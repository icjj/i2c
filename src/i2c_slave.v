==> flow/design.v <==
module i2c_slave
    #(
        parameter ADDR_BYTES = 1,
        parameter DATA_BYTES = 2,
        parameter REG_ADDR_WIDTH = 8 * ADDR_BYTES,
        parameter REG_DATA_WIDTH = 8 * DATA_BYTES
    )(
        input clk,         
        input reset,       
        input open_drain,  
        input  sda_in,     
        output sda_out,    
        output sda_oen,    
        input  scl_in,     
        output scl_out,    
        output scl_oen,    
        input [6:0] chip_addr,   
        input [8 * DATA_BYTES - 1:0] data_in,     
        output reg write_en,     
        output reg [REG_ADDR_WIDTH - 1:0] reg_addr,   
        output reg [8 * DATA_BYTES - 1:0] data_out,   
        output reg done,
        output reg busy
    );
    localparam s_idle   = 0,
              s_shift   = 1,
              s_write   = 2,
              s_send    = 3,
              s_ack     = 4,
              s_ack2    = 5,
              s_chk_ack = 6;
    reg [7:0] sr;    
    reg [REG_DATA_WIDTH - 1:0] sr_send;
    reg [1:0] reg_bytes;
    reg [1:0] addr_bytes;
    reg [1:0] scl_count;
    reg [11:0] clk_count;
    reg sda_reg, oen_reg;
    reg writing, reading, continuing;
    reg rw_bit;
    reg nack;
    reg [6:0] chip_addr_reg;
    wire [7:0] word;
    wire [REG_DATA_WIDTH - 1:0] word_exp;
    wire [REG_ADDR_WIDTH + 8 - 1:0] reg_addr_sh;
    reg  sda_s, scl_s, sda_ss, scl_ss;
    wire scl_rising, scl_falling, sda_rising, sda_falling;
    (* syn_encoding = "safe" *)
    reg [2:0] state;
    assign scl_oen = 1'b1;
    assign scl_out = 1'b0;
    assign sda_oen = oen_reg;
    assign sda_out = sda_reg;
    assign word = {sr[6:0], sda_s};
    assign word_exp = word;
    assign reg_addr_sh = {reg_addr, word};
    assign scl_rising  =  scl_s && ~scl_ss;
    assign scl_falling = ~scl_s &&  scl_ss;
    assign sda_rising  =  sda_s && ~sda_ss;
    assign sda_falling = ~sda_s &&  sda_ss;
    always @(posedge clk) begin
        if (~reset) begin
            state       <= s_idle;
            sda_reg     <= 1'b1;
            oen_reg     <= 1'b1;
            reg_bytes   <= 1'b0;
            addr_bytes  <= 1'b0;
            sr          <= 8'h01;
            data_out    <= 1'b0;
            reg_addr    <= 1'b0;
            write_en    <= 1'b0;
            rw_bit      <= 1'b0;
            sr_send     <= 1'b0;
            nack        <= 1'b0;
            done        <= 1'b0;
            busy        <= 1'b0;
        end
        else begin
            scl_s         <= scl_in;
            scl_ss        <= scl_s;
            sda_s         <= sda_in;
            sda_ss        <= sda_s;
            chip_addr_reg <= chip_addr;
            if (scl_ss && sda_falling) begin
                state       <= s_shift;
                sda_reg     <= open_drain ? 1'b0 : 1'b1;
                oen_reg     <= 1'b1;
                reg_bytes   <= 1'b0;
                addr_bytes  <= 1'b0;
                sr          <= 8'h01;
                write_en    <= 1'b0;
                busy        <= 1'b1;
                done        <= 1'b0;
            end
            else if (scl_ss && sda_rising) begin
                state    <= s_idle;
                sda_reg  <= open_drain ? 1'b0 : 1'b1;
                oen_reg  <= 1'b1;
                write_en <= 1'b0;
                done     <= busy ? 1'b1 : 1'b0;
            end
            else begin
                case (state)
                    s_idle: begin
                        sda_reg     <= open_drain ? 1'b0 : 1'b1;
                        oen_reg     <= 1'b1;
                        reg_bytes   <= 1'b0;
                        addr_bytes  <= 1'b0;
                        sr          <= 8'h01;
                        write_en    <= 1'b0;
                        busy        <= 1'b0;
                        done        <= 1'b0;
                    end
                    s_shift: begin
                        sda_reg <= open_drain ? 1'b0 : 1'b1;
                        oen_reg <= 1'b1;
                        if (scl_rising) begin
                            sr <= word;
                            if (sr[7]) begin
                                if (addr_bytes <= ADDR_BYTES) begin
                                    addr_bytes <= addr_bytes + 1'b1;
                                    if (addr_bytes == 2'b00) begin
                                        if (word[7:1] != chip_addr_reg) begin
                                            state <= s_idle;
                                            done  <= 1'b1;
                                        end
                                        else begin
                                            state   <= s_ack;
                                            rw_bit  <= word[0];
                                            sr_send <= data_in;
                                        end
                                    end
                                    else begin
                                        state    <= s_ack;
                                        reg_addr <= reg_addr_sh[REG_ADDR_WIDTH - 1:0];
                                    end
                                end
                                else begin
                                    data_out <= (data_out << 8) | word_exp;
                                    if (reg_bytes == DATA_BYTES - 1'b1) begin
                                        state      <= s_write;
                                        write_en   <= 1'b1;
                                        reg_bytes  <= reg_bytes + 1'b1 - DATA_BYTES;
                                    end
                                    else begin
                                        state      <= s_ack;
                                        reg_bytes  <= reg_bytes + 1'b1;
                                    end
                                end
                            end
                        end
                    end
                    s_write: begin
                        state    <= s_ack;
                        sda_reg  <= open_drain ? 1'b0 : 1'b1;
                        oen_reg  <= 1'b1;
                        reg_addr <= reg_addr + 1'b1;
                        write_en <= 1'b0;
                    end
                    s_send: begin
                        if (scl_falling) begin
                            sr <= word;
                            if (sr[7]) begin
                                state     <= s_chk_ack;
                                sda_reg   <= open_drain ? 1'b0 : 1'b1;
                                oen_reg   <= 1'b1;
                                reg_bytes <= reg_bytes + 1'b1;
                                if (reg_bytes == DATA_BYTES - 1'b1) begin
                                    reg_addr  <= reg_addr + 1'b1;
                                    reg_bytes <= 1'b0;
                                end
                            end
                            else begin
                                sda_reg <= open_drain ? 1'b0 : sr_send[REG_DATA_WIDTH - 1];
                                oen_reg <= open_drain ? sr_send[REG_DATA_WIDTH - 1] : 1'b0;
                                sr_send <= sr_send << 1;
                            end
                        end
                    end
                    s_ack: begin
                        write_en <= 0;
                        if (~scl_ss) begin
                            state   <= s_ack2;
                            sda_reg <= 1'b0;
                            oen_reg <= 1'b0;
                            if (rw_bit && (reg_bytes == 0)) begin
                                sr_send <= data_in;
                            end
                        end
                    end
                    s_ack2: begin
                        sr <= 8'h01;
                        write_en <= 0;
                        if (scl_falling) begin
                            if (rw_bit) begin
                                state   <= s_send;
                                sda_reg <= open_drain ? 1'b0 : sr_send[REG_DATA_WIDTH - 1];
                                oen_reg <= open_drain ? sr_send[REG_DATA_WIDTH - 1] : 1'b0;
                                sr_send <= sr_send << 1;
                            end
                            else begin
                                state   <= s_shift;
                                sda_reg <= open_drain ? 1'b0 : 1'b1;
                                oen_reg <= 1'b1;
                            end
                        end
                    end
                    s_chk_ack: begin
                        sr <= 8'h01;
                        if (scl_rising) begin
                            nack <= sda_s;
                        end
                        if (scl_falling) begin
                            if (nack) begin
                                state   <= s_idle;
                                sda_reg <= open_drain ? 1'b0 : 1'b1;
                                oen_reg <= 1'b1;
                                done    <= 1'b1;
                            end
                            else begin
                                state   <= s_send;
                                sda_reg <= open_drain ? 1'b0 : sr_send[REG_DATA_WIDTH - 1];
                                oen_reg <= open_drain ? sr_send[REG_DATA_WIDTH - 1] : 1'b0;
                                sr_send <= sr_send << 1;
                            end
                        end
                    end
                endcase
            end
        end
    end
endmodule
# Step by step through the tools: i2c_slave
# What the tools print for i2c_slave, step after step.
# Line numbers count from 1 in the design file above.
# Library cell names are shortened.
# The mark - stands for no value.
# setup
top	i2c_slave
clock_port	clk
cell_library	sky130hd
corner	tt_025C_1v80

# Elaborated design
# Counts by Yosys on the flattened word-level netlist (proc, flatten, opt, wreduce; memories kept). Register bits leave out memories and registers merged into their read ports (data or address). Print and check cells are left out.
# word_totals
register_bits	73
latchBits	0
rom_bits	0
clocked_rd_ports_x_width	0
mem_count	0
ram_bits	0
output_inout_bits	31
inputBits	28
# classes
n_shift	0
mux	91
reduce_logical	42
addsub	5
n_logic	10
div_mod_pow	0
n_eq	41
mul	0
n_cmp	1
# ops
operator	count
16-bit two-way mux	13
16-bit parallel mux with 5-bit select	1
8-bit two-way mux	9
8-bit parallel mux with 3-bit select	2
2-bit != test with constant B	19
1-bit two-way mux	36
3-bit two-way mux	11
8-bit AND reduction	4
4-bit != test with constant B	7
2-bit two-way mux	12
3-bit != test with constant B	7
5-bit AND reduction	4
3-bit parallel mux with 6-bit select	1
16-bit by 8-bit OR with 16-bit output	1
16-bit AND reduction	1
10-bit AND reduction	1
5-bit nonzero test	2
1-bit parallel mux with 5-bit select	2
1-bit NOT	9
3-bit equality test with constant B	3
3-bit nonzero test	3
3-bit OR reduction	3
9-bit nonzero test	1
4-bit AND reduction	2
8-bit by 1-bit adder with 8-bit output with constant B	1
8-bit nonzero test	1
1-bit logical AND	7
7-bit != test	1
# Other operator kinds: 20; their cells: 26.

# Longest topological paths
# Yosys ltp: most cells in a row. Word level: on the elaborated netlist, between registers, memories and ports. Mapped: between sequential cells and ports; inverters and the memories' decode and read muxes count.
# logic_depth
depth_word	9
abc_area	0
ltp_mapped	8

# After synthesis
# Yosys stat after the flow's synthesis: flattened, memories mapped to cells. It holds for the ABC_AREA given above (unset counts as 0); a run with the other value may have another netlist.
# The area totals of this step are shown rounded.
# synth_totals
n_buf	34
mapped_cells	448
yosys_area_um2	3800
flip_flops	77
# types
cell	count	type_area_um2
dfxtp_1	66	1.32E+03
edfxtp_1	11	330.317
nand2_1	77	289.027
mux2i_1	22	220.211
a21oi_1	41	205.197
nand2b_1	20	125.12
o211ai_1	16	120.115
nor2_1	29	108.854
nand3_1	17	85.082
clkbuf_1	21	78.826
buf_4	10	75.072
nor3_1	13	65.062
xnor2_1	7	61.309
o21ai_1	11	55.053
nor4_1	7	43.792
o311ai_1	5	43.792
ha_1	3	37.536
o31ai_1	5	37.536
# Not listed: further types 36, cells in them 67.

# Worst setup path after synthesis
# Path of least setup slack by OpenSTA after synthesis, without wires, with an ideal clock, recovery checks aside; 20% of the period is set as input and as output delay. Where synthesis merged equal registers, the netlist keeps one of their names.
# synth_path
path_kind	register to register
from	reg state
to	reg sr_send[10]
launch_ns	0.000
path_delay_ns	2.012
setup_slack_ns	-0.142
driving_pins	9
tclk_ns	1.87
t_arrival_ns	1.889
t_required_ns	1.747
synth_period_reached_ns	2.012
# "path_delay_ns" = arrival - input delay + setup time.
# "driving_pins" counts driving pins, that of a launching flip-flop among them; a cell with two outputs on the path counts twice.
# "synth_period_reached_ns" = period - worst setup slack (recovery checks aside). The figure is calculated, with input and output delays left at 20% of the set period.
# Where an end lacks its bit number, it is one bit of the signal, or one of the new flip-flops if synthesis recoded a state register.
# Between the ends stands the longest chain of elaborated cells between them, by number of cells; it is not shown to be the way that was timed. Of several equally long chains one is given.
# Each line given opens the expression or statement behind the cell; cells for indexed reads and writes are added by Yosys, which also makes memories of some case tables.
# A register here has more assigning lines than the two given.
# synth_between
path_cell_list	dfxtp_1 buf_6 or3_1 buf_2 a22o_4 nor4b_4 nand3_4 buf_6 mux2i_1
elab_chain_cells	3
cells_between	21
# synth_lines
item	line_no	source
start: declaration	49	reg [2:0] state;
start: assignment	63	state       <= s_idle;
start: assignment	85	state       <= s_shift;
3-bit equality test	103	case (state)
5-bit nonzero test	-
16-bit AND reduction	-
end: assignment	130	sr_send <= data_in;
end: assignment	176	sr_send <= sr_send << 1;
end: declaration	33	reg [REG_DATA_WIDTH - 1:0] sr_send;

# Path in the finished layout
# Path of least setup slack in the final report of flow run 1 (OpenROAD, finished layout, wires in). Where an end is a register, its clock arrival counts in the times.
# layout_path
path_kind	register to register
from	reg scl_ss
to	reg reg_addr[2]
t_required_ns	1.66
launch_ns	0.34
tclk_ns	1.45
t_arrival_ns	2.04
driving_pins	6
setup_slack_ns	-0.38
# Between the ends stands the longest chain of elaborated cells between them, by number of cells; it is not shown to be the way that was timed. Of several equally long chains one is given.
# A register here has more assigning lines than the two given.
# layout_between
path_cell_list	edfxtp_1 and3b_1 a21oi_4 nand3_4 o311ai_4 o31ai_2
elab_chain_cells	4
cells_between	13
# layout_lines
item	line_no	source
start: declaration	46	reg  sda_s, scl_s, sda_ss, scl_ss;
start: assignment	80	scl_ss        <= scl_s;
1-bit NOT	57	assign scl_rising  =  scl_s && ~scl_ss;
1-bit logical AND	57
8-bit two-way mux	117	if (scl_rising) begin
8-bit parallel mux with 3-bit select	103	case (state)
end: assignment	135	reg_addr <= reg_addr_sh[REG_ADDR_WIDTH - 1:0];
end: assignment	157	reg_addr <= reg_addr + 1'b1;
end: declaration	20	output reg [REG_ADDR_WIDTH - 1:0] reg_addr,

## Implementation results

Design i2c_slave on sky130hd. What follows are 2 stored runs of the flow, each under its own settings; their order means nothing. The constraints put input and output delay at 20% of the set period each and load the outputs with 0.01 pF.
"period_reached_ns" is the run's clock period less its worst setup slack. It is reckoned from that one timing run; input and output delays stay at 20% of the period that was set.
"worst_setup_path_time_ns" is the time allowed to the run's worst setup path (the clock period less input and output delay, where it has them) less its slack. Clock arrival times count: a late capture clock shortens it, a late launch clock lengthens it.
"design_power_mw" rests on the timing tool's default activity at the inputs, not on a simulated workload.
The measured numbers are rounded.

Flow run 1, flow files:
==> flow/run.sh <==
#!/bin/bash
# the make line also repeats the synthesis and layout settings of config.mk as NAME=value (left out here)
make -C /OpenROAD-flow-scripts/flow DESIGN_CONFIG=/design/flow/config.mk WORK_HOME=/design/flow/orfs CLKGATE_MAP_FILE= finish
==> flow/config.mk <==
export PLATFORM = sky130hd
export DESIGN_NAME = i2c_slave
export DESIGN_NICKNAME = i2c_slave
export VERILOG_FILES = /design/flow/design.v
export SDC_FILE = /design/flow/constraint.sdc
export NUM_CORES = 4
export LEC_CHECK = 0
export CAP_MARGIN = 20
export CELL_PAD_IN_SITES_DETAIL_PLACEMENT = 0
export CORE_ASPECT_RATIO = 1.38
export CORE_MARGIN = 8
export CORE_UTILIZATION = 23
export CTS_CLUSTER_SIZE = 60
export GPL_TIMING_DRIVEN = 1
export PLACE_DENSITY = 0.86
export SETUP_SLACK_MARGIN = -0.0
export SLEW_MARGIN = 20
==> flow/constraint.sdc <==
create_clock -name core_clock -period 1.45 [get_ports {clk}]
set_input_delay 0.2900 -clock core_clock [delete_from_list [all_inputs] [get_ports {clk}]]
set_output_delay 0.2900 -clock core_clock [all_outputs]
set_load 0.01 [all_outputs]

==> results of flow run 1, as CSV <==
result,value
synthArea_um2,3800
die_area_um2,21000
stdcell_area_um2,6300
fin_util_frac,0.38
worstSetupSlack_ns,-0.38
hold_ws_ns,0.38
design_power_mw,5.5
period_reached_ns,1.832
worst_setup_path_time_ns,1.83
worst_setup_path_type,"register to register"

Flow run 2, flow files:
==> flow/run.sh <==
#!/bin/bash
# the make line also repeats the synthesis and layout settings of config.mk as NAME=value (left out here)
make -C /OpenROAD-flow-scripts/flow DESIGN_CONFIG=/design/flow/config.mk WORK_HOME=/design/flow/orfs CLKGATE_MAP_FILE= finish
==> flow/config.mk <==
export PLATFORM = sky130hd
export DESIGN_NAME = i2c_slave
export DESIGN_NICKNAME = i2c_slave
export VERILOG_FILES = /design/flow/design.v
export SDC_FILE = /design/flow/constraint.sdc
export NUM_CORES = 4
export LEC_CHECK = 0
export CAP_MARGIN = 20
export CORE_MARGIN = 2
export CORE_UTILIZATION = 51
export SLEW_MARGIN = 20
==> flow/constraint.sdc <==
create_clock -name core_clock -period 2.17 [get_ports {clk}]
set_input_delay 0.4340 -clock core_clock [delete_from_list [all_inputs] [get_ports {clk}]]
set_output_delay 0.4340 -clock core_clock [all_outputs]
set_load 0.01 [all_outputs]

==> results of flow run 2, as CSV <==
result,value
synthArea_um2,3800
die_area_um2,8200
stdcell_area_um2,4700
fin_util_frac,0.65
worstSetupSlack_ns,0.14
hold_ws_ns,0.45
design_power_mw,3.2
period_reached_ns,2.029
worst_setup_path_time_ns,2.03
worst_setup_path_type,"register to register"
