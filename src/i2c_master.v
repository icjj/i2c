==> flow/design.v <==
module i2c_master
    #(
        parameter ADDR_BYTES = 1,
        parameter DATA_BYTES = 2,
        parameter REG_ADDR_WIDTH = 8 * ADDR_BYTES
    )(
        input  clk,             
        input  reset,           
        input  [11:0] clk_div,  
        input open_drain,  
        input  sda_in,     
        output sda_out,    
        output sda_oen,    
        input  scl_in,     
        output scl_out,    
        output scl_oen,    
        input [6:0] chip_addr,  
        input [REG_ADDR_WIDTH - 1:0] reg_addr,  
        input write_en,     
        input write_mode,   
        input read_en,      
        output reg [8 * DATA_BYTES - 1:0] data_out,    
        input [8 * DATA_BYTES - 1:0] data_in,          
        output reg [ADDR_BYTES + DATA_BYTES:0] status,
        output reg done,
        output reg busy
    );
    localparam ST_WIDTH = 1 + ADDR_BYTES + DATA_BYTES;
    localparam SR_WIDTH = 8 * ST_WIDTH;
    localparam s_idle         = 0,
               s_start_write  = 1,
               s_start_read   = 2,
               s_stop         = 3,
               s_shift_out    = 4,
               s_shift_in     = 5,
               s_send_ack     = 6,
               s_send_nack    = 7,
               s_rcv_ack      = 8;
    reg [SR_WIDTH-1:0] sr;    
    reg [5:0] sr_count;       
    wire [2:0] byte_count;
    reg [1:0] scl_count;
    reg [11:0] clk_count;
    reg sda_reg, oen_reg, sda_s, scl_s;
    reg writing, reading, in_prog;
    (* syn_encoding = "safe" *)
    reg [3:0] state;
    assign sda_out = sda_reg;
    assign sda_oen = oen_reg;
    assign scl_out = open_drain ? 1'b0 : scl_count[1];
    assign scl_oen = open_drain ? scl_count[1] : 1'b0;
    assign byte_count = sr_count[5:3];
    always @ (posedge clk) begin
        if (~reset) begin
            state     <= s_idle;
            sda_reg   <= 1'b1;
            oen_reg   <= 1'b1;
            sr_count  <= 6'b00_0000;
            sr        <= 24'hFFF;
            writing   <= 1'b1;
            reading   <= 1'b0;
            in_prog   <= 1'b0;
            status    <= 1'b0;
            done      <= 1'b0;
            busy      <= 1'b0;
            data_out  <= 1'b0;
            scl_count <= 2'b10;
            clk_count <= 12'b0000_0000_0000;
        end
        else begin
            sda_s <= sda_in;
            scl_s <= scl_in;
            if (state == s_idle) begin
                done <= 1'b0;
                sr_count <= 6'b00_0000;
                if (~write_mode) begin
                    in_prog <= 1'b0;
                    if (in_prog) begin
                        state <= s_stop;
                        sda_reg <= 1'b0;
                        oen_reg <= 1'b0;
                    end
                    else begin
                        sda_reg <= open_drain ? 1'b0 : 1'b1;
                        oen_reg <= 1'b1;
                        clk_count <= 0;
                    end
                end
                if (in_prog) begin
                    scl_count <= 2'b00;
                    sr <= {data_in, {SR_WIDTH - 8 * DATA_BYTES{1'b0}}};
                end
                else begin
                    scl_count <= 2'b10;
                    if (ADDR_BYTES == 0) begin
                        sr <= {chip_addr, 1'b0, data_in};
                    end
                    else begin
                        sr <= {chip_addr, 1'b0, reg_addr, data_in};
                    end
                end
                if (write_en) begin
                    state   <= in_prog ? s_shift_out : s_start_write;
                    writing <= 1'b1;
                    status  <= 1'b0;
                    busy    <= 1'b1;
                end
                else if (read_en) begin
                    state    <= ADDR_BYTES == 0 ? s_start_read : s_start_write;
                    writing  <= 1'b0;
                    reading  <= 1'b0;
                    status   <= 1'b0;
                    busy     <= 1'b1;
                end
                else begin
                    busy     <= 1'b0;
                end
            end
            else begin
                if (clk_count == clk_div) begin
                    clk_count <= 2'b00;
                    scl_count <= scl_count + 1'b1;
                    case (state)
                        s_start_write: begin
                            state   <= s_shift_out;
                            sda_reg <= 1'b0;
                            oen_reg <= 1'b0;
                        end
                        s_start_read: begin
                            if (scl_count == 2'b10) begin
                                state    <= s_shift_out;
                                sda_reg  <= 1'b0;
                                oen_reg  <= 1'b0;
                                sr       <= {chip_addr, 1'b1, {8 * (ADDR_BYTES + DATA_BYTES){1'b0}}};
                                sr_count <= 6'b00_0000;
                                reading  <= 1'b1;
                            end
                        end
                        s_stop: begin
                            if (scl_count == 2'b10) begin
                                state   <= s_idle;
                                sda_reg <= open_drain ? 1'b0 : 1'b1;
                                oen_reg <= 1'b1;
                                done    <= 1'b1;
                            end
                        end
                        s_shift_out: begin
                            if (scl_count == 2'b00) begin
                                if ((sr_count[2:0]) == 3'b000 && (|sr_count)) begin
                                    state   <= s_rcv_ack;
                                    sda_reg <= open_drain ? 1'b0 : 1'b1;
                                    oen_reg <= 1'b1;
                                end
                                else begin
                                    sda_reg  <= open_drain ? 1'b0 : sr[SR_WIDTH - 1];
                                    oen_reg  <= open_drain ? sr[SR_WIDTH - 1] : 1'b0;
                                    sr       <= {sr[SR_WIDTH - 2:0], 1'b1};
                                    sr_count <= sr_count + 1'b1;
                                end
                            end
                        end
                        s_shift_in: begin
                            if (scl_count == 2'b00) begin
                                if (sr_count == 8 * (DATA_BYTES + 1)) begin
                                    state   <= s_send_nack;
                                    sda_reg <= open_drain ? 1'b0 : 1'b1;
                                    oen_reg <= 1'b1;
                                end
                                else if (sr_count[2:0] == 3'b000) begin
                                    state   <= s_send_ack;
                                    sda_reg <= 1'b0;
                                    oen_reg <= 1'b0;
                                end
                            end
                            else if (scl_count == 2'b01) begin
                                data_out <= {data_out[8 * DATA_BYTES - 2:0], sda_s};
                                sda_reg  <= open_drain ? 1'b0 : 1'b1;
                                oen_reg  <= 1'b1;
                                sr_count <= sr_count + 1'b1;
                            end
                        end
                        s_send_ack: begin
                            if (scl_count == 2'b00) begin
                                state   <= s_shift_in;
                                sda_reg <= open_drain ? 1'b0 : 1'b1;
                                oen_reg <= 1'b1;
                            end
                            else if (scl_count == 2'b01) begin
                                status <= {status[ST_WIDTH - 2:0], sda_s};
                            end
                        end
                        s_send_nack: begin
                            if (scl_count == 2'b00) begin
                                state   <= s_stop;
                                sda_reg <= 1'b0;
                                oen_reg <= 1'b0;
                            end
                            else begin
                                sda_reg <= open_drain ? 1'b0 : 1'b1;
                                oen_reg <= 1'b1;
                            end
                        end
                        s_rcv_ack: begin
                            if (scl_count == 2'b00) begin
                                if (writing && ((byte_count == DATA_BYTES + ADDR_BYTES + 1 && ~in_prog) || (byte_count == DATA_BYTES && in_prog))) begin
                                    if (write_mode) begin
                                        state   <= s_idle;
                                        in_prog <= 1'b1;
                                        done    <= 1'b1;
                                    end else begin
                                        state   <= s_stop;
                                        sda_reg <= 1'b0;
                                        oen_reg <= 1'b0;
                                    end
                                end
                                else if (~writing && ~reading && (byte_count == ADDR_BYTES + 1)) begin
                                    state <= s_start_read;
                                end
                                else if (~writing && reading) begin
                                    state <= s_shift_in;
                                end
                                else begin
                                    state    <= s_shift_out;
                                    sda_reg  <= open_drain ? 1'b0 : sr[SR_WIDTH - 1];
                                    oen_reg  <= open_drain ? sr[SR_WIDTH - 1] : 1'b0;
                                    sr       <= {sr[SR_WIDTH - 2:0], 1'b1};
                                    sr_count <= sr_count + 1'b1;
                                end
                            end
                            else if (scl_count == 2'b01) begin
                                status <= {status[ST_WIDTH - 2:0], sda_s};
                            end
                        end
                    endcase
                end
                else begin
                    if (scl_count[1] == 1'b0 || scl_s == 1'b1) begin
                        clk_count <= clk_count + 1'b1;
                    end
                end
            end
        end
    end
endmodule
# From RTL to reports: i2c_master
# What the tools print for i2c_master, step after step.
# Line numbers count from 1 in the design file above.
# Cell names lack the library's common part.
# Not given: --
# design
design,i2c_master
clock,clk
library,sky130hd
lib_corner,tt_025C_1v80

# After elaboration
# Yosys after proc, flatten, opt, wreduce and memory -nomap, before mapping. Memory bits, and registers merged into a memory's read port (data or address), are not among the register bits. Print and check cells are not counted. Equal cells are merged and count once.
# word_totals
register_bits,85
in_bits,51
out_inout_bits,26
wordCells,234
# classes
n_addsub,3
equal,53
n_mux,115
logic,7
reduce_and_logical,40
# op_table
operator,n
2-to-1 mux 32 bit,10
case mux 32 bit (select 3 bit),1
2-to-1 mux 4 bit,23
2-to-1 mux 12 bit,5
2-to-1 mux 1 bit,55
2-to-1 mux 6 bit,9
!= test 3 bit (second input constant),13
!= test 2 bit (second input constant),16
case mux 4 bit (select 8 bit),1
!= test 4 bit (second input constant),7
AND reduction 13 bit,2
case mux 6 bit (select 4 bit),1
nonzero test 2 bit,9
== test 4 x 3 -> 1 bit (second input constant),4
case mux 1 bit (select 8 bit),2
AND reduction 5 bit,3
adder 12 x 1 -> 12 bit (second input constant),1
== test 12 bit,1
AND reduction 6 bit,2
AND reduction 11 bit,1
!= test 5 bit (second input constant),2
AND reduction 9 bit,1
nonzero test 9 bit,1
2-to-1 mux 3 bit,3
== test 4 x 2 -> 1 bit (second input constant),2
nonzero test 4 bit,2
2-to-1 mux 2 bit,4
logical AND 1 bit,7
# Other operator kinds: 21; their cells: 30.

# Logic depth
# Yosys ltp: most cells in a row. Word level: on the elaborated netlist, between registers, memories and ports. Mapped: between sequential cells and ports; inverters and the memories' decode and read muxes count.
# depth
depth_word,9
abc_area,0
ltp_mapped,11
depth_no_buf,8

# Synthesis result
# The flow's flattened synthesis, as Yosys stat reports it; memories are mapped. The netlist is that of the ABC_AREA named above (0 if unset); the other value can give another one.
# by_type
cell,n,area_total_um2
dfxtp_1,88,1761.69
nand2_1,72,270.259
a21boi_0,26,195.187
nand3_1,35,175.168
a21oi_1,32,160.154
o21ai_0,28,140.134
nor2_1,36,135.13
a221oi_1,15,131.376
xor2_1,13,113.859
nor2b_1,17,106.352
clkbuf_1,28,105.101
nor3b_1,14,105.101
mux2_2,8,90.086
mux2i_1,9,90.086
o211a_1,9,90.086
ha_1,7,87.584
a211oi_1,9,67.565
edfxtp_1,2,60.058
# Other cell types: 41; their cells: 125.
# synth_totals
stdcells,573
mapped_area_um2,4762.1
sequential_area_um2,1821.7
flip_flops,90
n_buf,40

# Worst setup path after synthesis
# OpenSTA on the mapped netlist: ideal clock, no wires. The path of least setup slack (recovery checks aside). Input and output delay are each 20% of the period. Register names are those of the netlist, which keeps one name where synthesis merged equal registers.
# synth_path
path_type,in2reg
startpoint,input clk_div[10]
endpoint,register state
clock_period_ns,3.04
in_delay_ns,0.608
setup_ns,0.115
launch_ns,0.608
t_arrival_ns,2.274
required_ns,2.925
setup_slack_ns,0.652
delay_ns,1.781
driving_pins,8
n_path_buf,2
synth_period_reached_ns,2.388
# "delay_ns" is the arrival time less input delay plus setup time.
# "driving_pins": output pins that drive a net of the path, with the launching flip-flop's if there is one; two outputs of one cell count as two.
# "synth_period_reached_ns" is the clock period less the worst setup slack; recovery checks do not enter. This is arithmetic on one report: input and output delays are still those of the set period (20% each).
# Where an end lacks its bit number, it is one bit of the signal, or one of the new flip-flops if synthesis recoded a state register.
# The rows between start and end are the longest chain of elaborated cells between them; the timing report does not say that the signal goes this way. Where chains are equally long, one stands for them.
# Each line given opens the expression or statement behind the cell; cells for indexed reads and writes are added by Yosys, which also makes memories of some case tables.
# At most two assigning lines are given for a register; there are more.
# synth_between
path_cell_list,xor2_1 > nor4_1 > and3_1 > buf_2 > buf_1 > nand2_1 > and2_1 > o21a_1
elab_chain_len,3
cells_between,5
lines_between,2
classes_between,eq/ne (1); mux (2); reduce/logical (2)
# synth_lines
element,line,source
start: declaration,9,"input  [11:0] clk_div,"
== test 12 bit,120,if (clk_count == clk_div) begin
2-to-1 mux 4 bit,120,
2-to-1 mux 4 bit,73,if (state == s_idle) begin
end: assignment,55,state     <= s_idle;
end: assignment,79,state <= s_stop;
end: declaration,47,reg [3:0] state;

# Timing after layout
# From the final timing report of record 1: the path of least setup slack in the routed layout; clock arrival at registers is part of the times.
# layout_path
path_type,reg2reg
startpoint,register sr_count[3]
endpoint,register sr_count[2]
clock_period_ns,1.78
setup_ns,0.06
launch_ns,0.35
t_arrival_ns,2.53
required_ns,2.07
setup_slack_ns,-0.45
driving_pins,8
n_path_buf,1
# The rows between start and end are the longest chain of elaborated cells between them; the timing report does not say that the signal goes this way. Where chains are equally long, one stands for them.
# At most two assigning lines are given for a register; there are more.
# layout_between
path_cell_list,dfxtp_2 > or3_4 > and3_4 > a2111oi_4 > buf_4 > nand4_4 > or4b_4 > a21oi_2
elab_chain_len,7
cells_between,19
classes_between,eq/ne (5); mux (6); reduce/logical (8)
# layout_lines
element,line,source
start: declaration,40,reg [5:0] sr_count;
start: assignment,158,sr_count <= sr_count + 1'b1;
start: assignment,179,sr_count <= sr_count + 1'b1;
== test 3 bit,205,if (writing && ((byte_count == DATA_BYTES + ADDR_BYTES + 1 && ~in_prog) || (byte_count == DATA_BYTES && in_pro ...
logical AND 1 bit,205,
logical OR 1 bit,205,
logical AND 1 bit,205,
2-to-1 mux 6 bit,205,
2-to-1 mux 6 bit,204,if (scl_count == 2'b00) begin
case mux 6 bit (select 4 bit),123,case (state)
end: assignment,158,
end: assignment,179,
end: declaration,40,

Hand-over note for i2c_master

i2c_master through Yosys and OpenROAD on sky130hd: 2 stored runs, unordered, with their settings and measured results. The constraints put input and output delay at 20% of the set period each and load the outputs with 0.01 pF.
"achieved_clock_period_ns" means the clock period less the worst setup slack. The figure is calculated, with input and output delays left at 20% of the set period.
By "worstPathTime_ns" is meant the share of the clock period that the worst setup path is allowed (20% is reserved at inputs, 20% at outputs), minus its slack. Clock arrival times at its registers enter into it.
By "design_power_mw" is meant OpenSTA's value without simulated activity: inputs other than the clock are taken to toggle once in ten clock periods, and the tool carries that through the logic.

Record 1, flow files:
==> flow/run.sh <==
#!/bin/bash
# the make line also repeats the synthesis and layout settings of config.mk as NAME=value (left out here)
make -C /OpenROAD-flow-scripts/flow DESIGN_CONFIG=/design/flow/config.mk WORK_HOME=/design/flow/orfs CLKGATE_MAP_FILE= finish
==> flow/config.mk <==
export PLATFORM = sky130hd
export DESIGN_NAME = i2c_master
export DESIGN_NICKNAME = i2c_master
export VERILOG_FILES = /design/flow/design.v
export SDC_FILE = /design/flow/constraint.sdc
export NUM_CORES = 4
export LEC_CHECK = 0
export CAP_MARGIN = 35
export CELL_PAD_IN_SITES_GLOBAL_PLACEMENT = 3
export CORE_MARGIN = 2
export CORE_UTILIZATION = 21
export CTS_CLUSTER_DIAMETER = 170
export GPL_TIMING_DRIVEN = 1
export PLACE_DENSITY_LB_ADDON = 0.1
export SLEW_MARGIN = 20
export TNS_END_PERCENT = 40
==> flow/constraint.sdc <==
create_clock -name core_clock -period 1.78 [get_ports {clk}]
set_input_delay 0.3560 -clock core_clock [delete_from_list [all_inputs] [get_ports {clk}]]
set_output_delay 0.3560 -clock core_clock [all_outputs]
set_load 0.01 [all_outputs]

==> results of record 1, as CSV <==
result,value
design.die.area_um2,23896.5
total_negative_slack_ns,-23.078
design_power_mw,5.284
hold_worst_slack_ns,0.295
final_stdcell_area_um2,7669.9
fin_util_pct,34.2
synthesis_area_um2,4762.1
ws_setup_ns,-0.451
achieved_clock_period_ns,2.231
worstPathTime_ns,2.23
timing.worst_path_kind,"reg2reg"

Record 2, flow files:
==> flow/run.sh <==
#!/bin/bash
# the make line also repeats the synthesis and layout settings of config.mk as NAME=value (left out here)
make -C /OpenROAD-flow-scripts/flow DESIGN_CONFIG=/design/flow/config.mk WORK_HOME=/design/flow/orfs CLKGATE_MAP_FILE= finish
==> flow/config.mk <==
export PLATFORM = sky130hd
export DESIGN_NAME = i2c_master
export DESIGN_NICKNAME = i2c_master
export VERILOG_FILES = /design/flow/design.v
export SDC_FILE = /design/flow/constraint.sdc
export NUM_CORES = 4
export LEC_CHECK = 0
export CAP_MARGIN = 20
export CORE_MARGIN = 2
export CORE_UTILIZATION = 52
export SLEW_MARGIN = 20
==> flow/constraint.sdc <==
create_clock -name core_clock -period 2.49 [get_ports {clk}]
set_input_delay 0.4980 -clock core_clock [delete_from_list [all_inputs] [get_ports {clk}]]
set_output_delay 0.4980 -clock core_clock [all_outputs]
set_load 0.01 [all_outputs]

==> results of record 2, as CSV <==
result,value
design.die.area_um2,9939.1
total_negative_slack_ns,0.000
design_power_mw,3.058
hold_worst_slack_ns,0.395
final_stdcell_area_um2,6203.4
fin_util_pct,70.4
synthesis_area_um2,4762.1
ws_setup_ns,0.063
achieved_clock_period_ns,2.427
worstPathTime_ns,2.43
timing.worst_path_kind,"reg2reg"

End of note.
